==> flow/design.v <==
module canonical_farrow(
  input                     clk,
                            reset,
  input        signed[15:0] mu,				 
  input        signed[15:0] dat_in,
  output logic signed[15:0] dat_out); 		 
  logic signed [15:0] muq;                  
  logic signed [15:0] dff[4];               
  logic signed [31:0] prod[4][4];           
  logic signed [15:0] coef[4][4];
  initial begin	 :set_coefs
    coef[0][0] = 16'b11_11010101010101;     
    coef[0][1] = 16'b00_10000000000000;	    
    coef[0][2] = 16'b11_10000000000000;	    
    coef[0][3] = 16'b00_00101010101011;	    
    coef[1][0] = 16'b00_10000000000000;	    
    coef[1][1] = 16'b11_00000000000000;	    
    coef[1][2] = 16'b00_10000000000000;	    
    coef[1][3] = 16'b00_00000000000000;     
    coef[2][0] = 16'b11_10101010101011;     
    coef[2][1] = 16'b11_10000000000000;     
    coef[2][2] = 16'b01_00000000000000;	    
    coef[2][3] = 16'b11_11010101010101;     
    coef[3][0] = 16'b00_00000000000000;     
    coef[3][1] = 16'b01_00000000000000;	    
    coef[3][2] = 16'b00_00000000000000;	    
    coef[3][3] = 16'b00_00000000000000;	    
  end : set_coefs
  logic signed[15:0] s[4];                  
  logic signed[15:0] sum;
  always_comb begin
    for(int i=0;i<4;i++)
	  for(int j=0;j<4;j++)
	    prod[i][j] = coef[i][j]*dff[j];
  end
  always_comb begin
    for(int j=0;j<4;j++) 
      s[j] = (prod[j][0]+prod[j][1]+prod[j][2]+prod[j][3])>>>14;
  end
  logic signed[31:0] p[3];
  always_comb begin 
	p[0] = muq*s[0];
	p[1] = muq*(s[1]+(p[0]>>>14));
	p[2] = muq*(s[2]+(p[1]>>>14)); 
	sum  =      s[3]+(p[2]>>>14); 
  end
  always @(posedge clk) begin
    muq     <= mu;
    dff[0]  <= dat_in;
    dff[1]  <= dff[0];
	dff[2]  <= dff[1];
	dff[3]  <= dff[2];
	dat_out <= sum;
  end
endmodule
== Reports on canonical_farrow ==
Tool output for the design above, in the order of the flow.
Line numbers count from 1 in the design file above.
Operators: Yosys type, input widths -> output width; for muxes data width and select width s.
Not given: --
Set-up
  top module: canonical_farrow
  clock input: clk
  standard-cell library: sky130hd
  timing corner: tt_025C_1v80

== After elaboration ==
Yosys after proc, flatten, opt, wreduce and memory -nomap, before mapping. Enables and synchronous resets that opt folds into registers are not counted as muxes. Print and check cells are not counted. Equal cells are merged and count once.
Memory sizes are those after Yosys's memory passes, which may raise the word count (mostly to a power of two), join words into wider ones and drop unused or constant bits.
Word-level totals
  memories: 1
  output and inout bits: 16
  bits of input ports: 34
  memory bits (read-only): 256
  flip-flop bits (word level): 96
Memories
  coef: words 2, bits a word 128, line 10  | logic signed [15:0] coef[4][4];
Operators by class
  $mul: 19
  $add $sub $neg: 15
Operator list (number)
  $mul 16x16->30: 16
  $mul 16x16->32: 1
  $mul 16x19->32: 1
  $mul 16x19->30: 1
  $add 30x30->30: 12
  $add 16x18->19: 2
  $add 16x16->16: 1

== Depth ==
Longest topological path by Yosys (ltp), each cell counted once; first at word level (registers and memories cut), then after technology mapping (sequential cells cut; the memories' decode and read muxes count).
Depth
  word-level depth: 10
  ABC_AREA: 0
  gate-level depth with buffers: 126

== Synthesis result ==
Source: synth_stat.txt of the flow (Yosys; design flattened, memories mapped). It holds for the ABC_AREA given above (unset counts as 0); a run with the other value may have another netlist.
Synthesis totals
  mapped flip-flops: 96
  synthesis area: 64744.6 µm²
  buffers: 166
  sequential area: 1921.8 µm²
  standard cells after synthesis: 6697
Cells by type
  sky130_fd_sc_hd__fa_1: number 1603, area in all 3.21E+04 µm²
  sky130_fd_sc_hd__ha_1: number 917, area in all 1.15E+04 µm²
  sky130_fd_sc_hd__inv_1: number 2076, area in all 7.79E+03 µm²
  sky130_fd_sc_hd__and2_1: number 343, area in all 2.15E+03 µm²
  sky130_fd_sc_hd__nand2_1: number 536, area in all 2011.93 µm²
  sky130_fd_sc_hd__dfxtp_1: number 96, area in all 1.92E+03 µm²
  sky130_fd_sc_hd__xnor2_1: number 214, area in all 1.87E+03 µm²
  sky130_fd_sc_hd__clkbuf_1: number 157, area in all 589.315 µm²
  sky130_fd_sc_hd__a21oi_1: number 94, area in all 470.451 µm²
  sky130_fd_sc_hd__nor2_1: number 124, area in all 465.446 µm²
  sky130_fd_sc_hd__xor2_1: number 50, area in all 437.92 µm²
  sky130_fd_sc_hd__a21o_1: number 43, area in all 322.81 µm²
  sky130_fd_sc_hd__nand2b_1: number 45, area in all 281.52 µm²
  sky130_fd_sc_hd__o21ai_0: number 51, area in all 255.245 µm²
  sky130_fd_sc_hd__o21a_1: number 28, area in all 210.202 µm²
  sky130_fd_sc_hd__nand3_1: number 39, area in all 195.187 µm²
  sky130_fd_sc_hd__nor3_1: number 34, area in all 170.163 µm²
  sky130_fd_sc_hd__and3_1: number 20, area in all 125.12 µm²
Not listed: further types 57, cells in them 227.

== Timing after synthesis ==
Source: OpenSTA report_checks on the synthesized netlist (no wires, ideal clock, input and output delay 20% of the period each), path of least setup slack; recovery checks are left aside. Register names are those of the netlist, which keeps one name where synthesis merged equal registers.
Timing after synthesis
  kind: flip-flop to flip-flop
  start point: register dff[3][15]
  end point: register dat_out[15]
  required time: 33.870 ns
  period: 34.0 ns
  setup slack: 5.264 ns
  path buffers: 4
  path delay: 28.737 ns
  time at the first pin: 0.000 ns
  arrival time: 28.607 ns
  stages on the path: 116
  period reached after synthesis: 28.736 ns
"path delay" is the arrival time less input delay plus setup time.
"stages on the path" counts driving pins, that of a launching flip-flop among them; a cell with two outputs on the path counts twice.
"period reached after synthesis" = period - worst setup slack (recovery checks aside). The figure is calculated, with input and output delays left at 20% of the set period.
Between the ends stands the longest chain of elaborated cells between them, by number of cells; it is not shown to be the way that was timed. Of several equally long chains one is given.
Each line given opens the expression or statement behind the cell; cells for indexed reads and writes are added by Yosys, which also makes memories of some case tables.
On the way, after synthesis
  cell sequence: sky130_fd_sc_hd__dfxtp_1 > sky130_fd_sc_hd__fa_1 > sky130_fd_sc_hd__fa_1 > sky130_fd_sc_hd__fa_1 > sky130_fd_sc_hd__clkbuf_1 > sky130_fd_sc_hd__xnor2_1 > sky130_fd_sc_hd__ha_1 > sky130_fd_sc_hd__inv_1 > sky130_fd_sc_hd__fa_1 > sky130_fd_sc_hd__fa_1 > sky130_fd_sc_hd__inv_1 > sky130_fd_sc_hd__fa_1 > sky130_fd_sc_hd__fa_1 > sky130_fd_sc_hd__fa_1 > sky130_fd_sc_hd__inv_1 > sky130_fd_sc_hd__fa_1 > sky130_fd_sc_hd__inv_1 > sky130_fd_sc_hd__ha_1 > [... 80 more ...] > sky130_fd_sc_hd__a21oi_1 > sky130_fd_sc_hd__o21ai_0 > sky130_fd_sc_hd__o21ai_0 > sky130_fd_sc_hd__a31oi_1 > sky130_fd_sc_hd__nor2b_1 > sky130_fd_sc_hd__nor2_1 > sky130_fd_sc_hd__nor2b_1 > sky130_fd_sc_hd__nor2_1 > sky130_fd_sc_hd__xnor2_1 > sky130_fd_sc_hd__ha_1 > sky130_fd_sc_hd__nand2_1 > sky130_fd_sc_hd__o311ai_0 > sky130_fd_sc_hd__o41a_1 > sky130_fd_sc_hd__nand4_1 > sky130_fd_sc_hd__nand4_1 > sky130_fd_sc_hd__o211ai_1 > sky130_fd_sc_hd__xor2_1 > sky130_fd_sc_hd__xnor3_1
  cells in the longest elaborated chain: 8
RTL lines, path after synthesis
  from (decl): line 8  | logic signed [15:0] dff[4];
  from (assign): line 52  | dff[3] <= dff[2];
  $mul 16x16->30: line 34  | prod[i][j] = coef[i][j]*dff[j];
  $add 30x30->30: line 38  | s[j] = (prod[j][0]+prod[j][1]+prod[j][2]+prod[j][3])>>>14;
  $mul 16x16->32: line 42  | p[0] = muq*s[0];
  $add 16x18->19: line 43  | p[1] = muq*(s[1]+(p[0]>>>14));
  $mul 16x19->32: line 43
  $add 16x18->19: line 44  | p[2] = muq*(s[2]+(p[1]>>>14));
  $mul 16x19->30: line 44
  $add 16x16->16: line 45  | sum = s[3]+(p[2]>>>14);
  to (assign): line 53  | dat_out <= sum;
  to (decl): line 6  | output logic signed[15:0] dat_out);

== Timing after layout ==
Path of least setup slack in the final report of job 1 (OpenROAD, finished layout, wires in). Where an end is a register, its clock arrival counts in the times.
Timing after layout
  kind: flip-flop to flip-flop
  start point: register dff[0][1]
  end point: register dat_out[15]
  period: 34.8 ns
  setup slack: 3.21 ns
  time at the first pin: 0.49 ns
  path buffers: 10
  arrival time: 31.92 ns
  stages on the path: 110
  required time: 35.13 ns
Between the ends stands the longest chain of elaborated cells between them, by number of cells; it is not shown to be the way that was timed. Of several equally long chains one is given.
On the way, after layout
  cell sequence: sky130_fd_sc_hd__dfxtp_4 > sky130_fd_sc_hd__fa_2 > sky130_fd_sc_hd__inv_2 > sky130_fd_sc_hd__fa_2 > sky130_fd_sc_hd__buf_4 > sky130_fd_sc_hd__fa_1 > sky130_fd_sc_hd__inv_1 > sky130_fd_sc_hd__fa_1 > sky130_fd_sc_hd__inv_1 > sky130_fd_sc_hd__fa_2 > sky130_fd_sc_hd__fa_1 > sky130_fd_sc_hd__inv_1 > sky130_fd_sc_hd__fa_1 > sky130_fd_sc_hd__fa_1 > sky130_fd_sc_hd__fa_1 > sky130_fd_sc_hd__inv_1 > sky130_fd_sc_hd__fa_1 > sky130_fd_sc_hd__inv_1 > [... 74 more ...] > sky130_fd_sc_hd__fa_1 > sky130_fd_sc_hd__fa_1 > sky130_fd_sc_hd__fa_1 > sky130_fd_sc_hd__inv_1 > sky130_fd_sc_hd__fa_1 > sky130_fd_sc_hd__inv_1 > sky130_fd_sc_hd__ha_2 > sky130_fd_sc_hd__and4_1 > sky130_fd_sc_hd__nand2_1 > sky130_fd_sc_hd__o211a_1 > sky130_fd_sc_hd__nor3b_2 > sky130_fd_sc_hd__o21a_2 > sky130_fd_sc_hd__nor2_4 > sky130_fd_sc_hd__xnor2_2 > sky130_fd_sc_hd__ha_2 > sky130_fd_sc_hd__o211ai_1 > sky130_fd_sc_hd__xor2_1 > sky130_fd_sc_hd__xnor3_1
  cells in the longest elaborated chain: 10
RTL lines, path after layout
  from (decl): line 8  | logic signed [15:0] dff[4];
  from (assign): line 49  | dff[0]  <= dat_in;
  $mul 16x16->30: line 34  | prod[i][j] = coef[i][j]*dff[j];
  $add 30x30->30 (3 in a row): line 38  | s[j] = (prod[j][0]+prod[j][1]+prod[j][2]+prod[j][3])>>>14;
  $mul 16x16->32: line 42  | p[0] = muq*s[0];
  $add 16x18->19: line 43  | p[1] = muq*(s[1]+(p[0]>>>14));
  $mul 16x19->32: line 43
  $add 16x18->19: line 44  | p[2] = muq*(s[2]+(p[1]>>>14));
  $mul 16x19->30: line 44
  $add 16x16->16: line 45  | sum = s[3]+(p[2]>>>14);
  to (assign): line 53  | dat_out <= sum;
  to (decl): line 6  | output logic signed[15:0] dat_out);

==> runs of canonical_farrow <==
canonical_farrow through Yosys and OpenROAD on sky130hd: 2 stored runs, unordered, with their settings and measured results. The constraints put input and output delay at 20% of the set period each and load the outputs with 0.01 pF.
"worst setup path time (ns)" is the time allowed to the run's worst setup path (the clock period less input and output delay, where it has them) less its slack. Clock arrival times count: a late capture clock shortens it, a late launch clock lengthens it.

settings of job 1
{
  "period_ns": 34.8,
  "CORE_UTILIZATION": 43,
  "SETUP_SLACK_MARGIN": 5.0,
  "PLACE_DENSITY_LB_ADDON": 0.14,
  "CORE_ASPECT_RATIO": 0.97,
  "CORE_MARGIN": 2,
  "CELL_PAD_IN_SITES_GLOBAL_PLACEMENT": 1,
  "CELL_PAD_IN_SITES_DETAIL_PLACEMENT": 2,
  "TNS_END_PERCENT": 20,
  "GPL_TIMING_DRIVEN": 0,
  "CTS_CLUSTER_DIAMETER": 395,
  "CAP_MARGIN": 20,
  "SLEW_MARGIN": 20
}
report of job 1
yosys chip area after synthesis (um^2): 64744.6
finish__design__die__area: 153688.0
finish__design__instance__utilization: 0.4838
finish__timing__setup__ws: 3.213
finish__timing__setup__tns: 0.000
finish__timing__hold__ws: 0.398
worst setup path time (ns): 31.59
worst setup path kind: flip-flop to flip-flop

settings of job 2
{
  "period_ns": 33.8,
  "CORE_UTILIZATION": 58,
  "CAP_MARGIN": 20,
  "CORE_MARGIN": 2,
  "SLEW_MARGIN": 20
}
report of job 2
yosys chip area after synthesis (um^2): 64744.6
finish__design__die__area: 114318.0
finish__design__instance__utilization: 0.6114
finish__timing__setup__ws: 1.595
finish__timing__setup__tns: 0.000
finish__timing__hold__ws: 0.403
worst setup path time (ns): 32.21
worst setup path kind: flip-flop to flip-flop
